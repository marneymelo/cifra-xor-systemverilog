==> flow/design.v <==
module cipher (
    input  logic       clk,
    input  logic       rst,
    input  logic       start,
    input  logic [7:0] key,
    input  logic [7:0] plaintext,
    output logic       done,
    output logic [7:0] ciphertext
);
    typedef enum logic [1:0] {
        IDLE    = 2'b00,
        LOAD    = 2'b01,
        PROCESS = 2'b10,
        DONE    = 2'b11
    } state_t;
    state_t state, next_state;
    logic [7:0] key_reg;
    logic [7:0] plaintext_reg;
    logic [7:0] ciphertext_reg;
    logic [2:0] bit_counter;
    assign ciphertext = ciphertext_reg;
  always_ff @(posedge clk, posedge rst) begin  
        if (rst) begin
            state <= IDLE;
        end else begin
            state <= next_state;
        end
    end
  always_ff @(posedge clk, posedge rst) begin
        if (rst) begin
            key_reg        <= 8'b0;
            plaintext_reg  <= 8'b0;
            ciphertext_reg <= 8'b0;
            bit_counter    <= 3'b0;
        end else begin
            case (state)
                LOAD: begin
                    key_reg        <= key;
                    plaintext_reg  <= plaintext;
                    ciphertext_reg <= 8'b0;
                    bit_counter    <= 3'b0;
                end
                PROCESS: begin
                    ciphertext_reg[bit_counter] <= plaintext_reg[bit_counter] ^ key_reg[bit_counter];
                    bit_counter <= bit_counter + 1;
                end
                DONE: begin
                end
                default: begin
                end
            endcase
        end
    end
    always_comb begin
        next_state = state;
        case (state)
            IDLE: begin
                done = 0;
                if (start)
                    next_state = LOAD;
            end
            LOAD: begin
                done = 0;
                next_state = PROCESS;
            end
            PROCESS: begin
                done = 0;
                if (bit_counter == 3'd7)  
                    next_state = DONE;
            end
            DONE: begin
                done = 1;
                if (!start)
                    next_state = IDLE;
            end
            default: begin
                next_state = IDLE;
            end
        endcase
    end
endmodule
Tool chain data of cipher
What the tools print for cipher, step after step. Lines are those of the file above, counted from 1. Library cell names are shortened. A cell with - has no value.

Top module: cipher. Clock port: clk. Library: sky130hd. Corner: tt_025C_1v80.

Word level
Counts by Yosys on the flattened word-level netlist (proc, flatten, opt, wreduce; memories kept). Register bits leave out memories and registers merged into their read ports (data or address). Print and check cells are left out. Cells with the same type and inputs are merged into one.

The figure for $add $sub $neg is 2. Multiply operators: 0. The figure for divide/modulo/power cells is 0. The figure for $lt $le $gt $ge is 0. The entry for equality and inequality tests reads 7. Shift-type cells: 4. The entry for mux-type cells reads 7. The entry for bitwise logic cells reads 4. Reductions and logical operators: 4.

Operator list (number): 8-bit by 3-bit indexed select with 1-bit output (2); 8-bit parallel mux with 2-bit select (1); 1-bit by 4-bit variable shift with 8-bit output (1); 1-bit by 4-bit variable shift with 8-bit output (first input constant) (1); 8-bit AND (1); 8-bit OR (1); 8-bit NOT (1); 2-bit parallel mux with 4-bit select (1); 2-bit != test (second input constant) (3); 3-bit parallel mux with 2-bit select (1); 2-bit 2-to-1 mux (3); 2-bit == test (second input constant) (2); 3-bit negation with 4-bit output (1); 3-bit by 1-bit adder with 3-bit output (second input constant) (1); 3-bit == test (second input constant) (1); 3-bit AND reduction (1); 3-bit OR reduction (1); 2-bit by 1-bit == test with 1-bit output (second input constant) (1); 2-bit zero test (1); 2-bit nonzero test (1); 1-bit parallel mux with 2-bit select (1); 1-bit bitwise XOR (1).

The figure for register bits is 29. Under latch bits stands 0. For memory bits (writable) the number is 0. For bits in read-only memories the number is 0. Under word width x clocked read ports stands 0. The figure for memories kept is 0. Input bits: 19. The entry for word-level cells reads 33.

Logic depth
Longest topological path by Yosys (ltp), each cell counted once; first at word level (registers and memories cut), then after technology mapping (sequential cells cut; the memories' decode and read muxes count).

For depth in word-level cells the number is 6. The entry for ABC_AREA reads 0. For depth in mapped cells the number is 9. The entry for gate-level depth less buffers reads 7.

Synthesis result
Source: synth_stat.txt of the flow (Yosys; design flattened, memories mapped). It holds for the ABC_AREA given above (unset counts as 0); a run with the other value may have another netlist. Totals and module areas in this step are rounded.

Under cell count stands 138. The entry for synthesis area reads 1593 sq um. Under sequential area stands 777.0 sq um. Under mapped flip-flops stands 31. Buffers: 8.

Cell types: dfrtp_1 (number 30, total area 750.72 sq um); mux2_2 (number 17, total area 191.434 sq um); ha_1 (number 5, total area 62.56 sq um); mux2i_1 (number 6, total area 60.058 sq um); nand3_1 (number 11, total area 55.053 sq um); nand2_1 (number 12, total area 45.043 sq um); o41ai_2 (number 2, total area 32.531 sq um); o21ai_0 (number 6, total area 30.029 sq um); dfstp_2 (number 1, total area 26.275 sq um); xor2_1 (number 3, total area 26.275 sq um); a211oi_1 (number 3, total area 22.522 sq um); inv_1 (number 6, total area 22.522 sq um); mux4_2 (number 1, total area 22.522 sq um); nor2_1 (number 6, total area 22.522 sq um); o31ai_1 (number 3, total area 22.522 sq um); a22oi_4 (number 1, total area 21.27 sq um); a31oi_4 (number 1, total area 21.27 sq um); xnor2_1 (number 2, total area 17.517 sq um).

Other cell types: 15; their cells: 22.

Path before layout
Source: OpenSTA report_checks on the synthesized netlist (no wires, ideal clock, input and output delay 20% of the period each), path of least setup slack; recovery checks are left aside. Register names are those of the netlist, which keeps one name where synthesis merged equal registers.

Path kind: reg2reg. Start point: register bit_counter[1]. End point: register ciphertext_reg[2]. Period: 2.24 ns. Launch time at the first pin: 0.000 ns. Data arrival time: 1.697 ns. The figure for required time is 2.145 ns. Under path slack stands 0.448 ns. For delay of the path the number is 1.792 ns. For stages on the path the number is 9. The entry for buffers on the path reads 2. Under synthesis period reached stands 1.792 ns.

"delay of the path" is the arrival time less input delay plus setup time. "stages on the path" counts driving pins, that of a launching flip-flop among them; a cell with two outputs on the path counts twice. "synthesis period reached" = period - worst setup slack (recovery checks aside). The figure is calculated, with input and output delays left at 20% of the set period. Between the ends stands the longest chain of elaborated cells between them, by number of cells; it is not shown to be the way that was timed. Of several equally long chains one is given. A line is the first line of the expression or statement that the cell stems from. Yosys adds cells for indexed reads and writes and turns some case tables into memories. At most two assigning lines are given for a register; there are more.

Cell sequence: dfrtp_1 > buf_2 > inv_1 > ha_1 > clkbuf_1 > mux2_2 > nand3_1 > a211oi_1 > o31ai_1. The entry for length of the longest elaborated chain reads 6.

RTL lines, path post-synthesis: from (decl) (line 20) `logic [2:0] bit_counter;`; from (assign) (line 34) `bit_counter    <= 3'b0;`; from (assign) (line 45) `bit_counter <= bit_counter + 1;`; 3-bit negation with 4-bit output (line 44) `ciphertext_reg[bit_counter] <= plaintext_reg[bit_counter] ^ key_reg[bit_counter];`; 1-bit by 4-bit variable shift with 8-bit output (line 44); 8-bit NOT (line 44); 8-bit AND (line 44); 8-bit OR (line 44); 8-bit parallel mux with 2-bit select (line 36) `case (state)`; to (assign) (line 33) `ciphertext_reg <= 8'b0;`; to (assign) (line 44); to (decl) (line 19) `logic [7:0] ciphertext_reg;`.

Path in the finished layout
From the final timing report of job 1: the path of least setup slack in the routed layout; clock arrival at registers is part of the times.

Path kind: reg2reg. Start point: register bit_counter[1]. End point: register ciphertext_reg[6]. Period: 2.38 ns. Launch time at the first pin: 0.28 ns. Data arrival time: 2.09 ns. The figure for required time is 2.54 ns. Under path slack stands 0.45 ns. For stages on the path the number is 8. The entry for buffers on the path reads 0.

Between the ends stands the longest chain of elaborated cells between them, by number of cells; it is not shown to be the way that was timed. Of several equally long chains one is given. At most two assigning lines are given for a register; there are more.

Cell sequence: dfrtp_1 > inv_1 > ha_1 > nand2b_1 > a21oi_1 > nand2_1 > a211oi_1 > a21oi_1. The entry for length of the longest elaborated chain reads 6.

RTL lines, path after layout: from (decl) (line 20) `logic [2:0] bit_counter;`; from (assign) (line 34) `bit_counter    <= 3'b0;`; from (assign) (line 45) `bit_counter <= bit_counter + 1;`; 3-bit negation with 4-bit output (line 44) `ciphertext_reg[bit_counter] <= plaintext_reg[bit_counter] ^ key_reg[bit_counter];`; 1-bit by 4-bit variable shift with 8-bit output (line 44); 8-bit NOT (line 44); 8-bit AND (line 44); 8-bit OR (line 44); 8-bit parallel mux with 2-bit select (line 36) `case (state)`; to (assign) (line 33) `ciphertext_reg <= 8'b0;`; to (assign) (line 44); to (decl) (line 19) `logic [7:0] ciphertext_reg;`.

Wiki page: cipher / flow data

Settings and measured results of 2 stored flow runs for module cipher (sky130hd), not sorted in any way. The constraints put input and output delay at 20% of the set period each and load the outputs with 0.01 pF. By "reached clock period" is meant the clock period of the run minus its worst setup slack. This is arithmetic on one report: input and output delays are still those of the set period (20% each). Values from the reports are rounded here.

Files of job 1:
==> flow/run.sh <==
#!/bin/bash
# the make line also repeats the synthesis and layout settings of config.mk as NAME=value (left out here)
make -C /OpenROAD-flow-scripts/flow DESIGN_CONFIG=/design/flow/config.mk WORK_HOME=/design/flow/orfs CLKGATE_MAP_FILE= finish
==> flow/config.mk <==
export PLATFORM = sky130hd
export DESIGN_NAME = cipher
export DESIGN_NICKNAME = cipher
export VERILOG_FILES = /design/flow/design.v
export SDC_FILE = /design/flow/constraint.sdc
export NUM_CORES = 4
export LEC_CHECK = 0
export CAP_MARGIN = 20
export CORE_MARGIN = 2
export CORE_UTILIZATION = 40
export SLEW_MARGIN = 20
==> flow/constraint.sdc <==
create_clock -name core_clock -period 2.38 [get_ports {clk}]
set_input_delay 0.4760 -clock core_clock [delete_from_list [all_inputs] [get_ports {clk}]]
set_output_delay 0.4760 -clock core_clock [all_outputs]
set_load 0.01 [all_outputs]

Results of job 1. The reached clock period is 1.929 ns. The area inside the die boundary reads 4,502 sq um. The utilization in the final report reads 0.54. The standard-cell area after routing stands at 2,022 sq um. The cell area after synthesis is 1,593 sq um. The lowest setup slack comes to 0.451 ns.

Files of job 2:
==> flow/run.sh <==
#!/bin/bash
# the make line also repeats the synthesis and layout settings of config.mk as NAME=value (left out here)
make -C /OpenROAD-flow-scripts/flow DESIGN_CONFIG=/design/flow/config.mk WORK_HOME=/design/flow/orfs CLKGATE_MAP_FILE= finish
==> flow/config.mk <==
export PLATFORM = sky130hd
export DESIGN_NAME = cipher
export DESIGN_NICKNAME = cipher
export VERILOG_FILES = /design/flow/design.v
export SDC_FILE = /design/flow/constraint.sdc
export NUM_CORES = 4
export LEC_CHECK = 0
export CAP_MARGIN = 20
export CORE_MARGIN = 2
export CORE_UTILIZATION = 35
export CTS_CLUSTER_DIAMETER = 62
export CTS_CLUSTER_SIZE = 70
export GPL_ROUTABILITY_DRIVEN = 1
export GPL_TIMING_DRIVEN = 1
export PLACE_DENSITY_LB_ADDON = 0.15
export SETUP_SLACK_MARGIN = 0.22
export SLEW_MARGIN = 20
==> flow/constraint.sdc <==
create_clock -name core_clock -period 1.91 [get_ports {clk}]
set_input_delay 0.3820 -clock core_clock [delete_from_list [all_inputs] [get_ports {clk}]]
set_output_delay 0.3820 -clock core_clock [all_outputs]
set_load 0.01 [all_outputs]

Results of job 2. The area inside the die boundary reads 5,107 sq um. The cell area after synthesis is 1,593 sq um. The lowest setup slack comes to 0.221 ns. The utilization in the final report reads 0.47. The reached clock period is 1.689 ns. The standard-cell area after routing stands at 2,059 sq um.
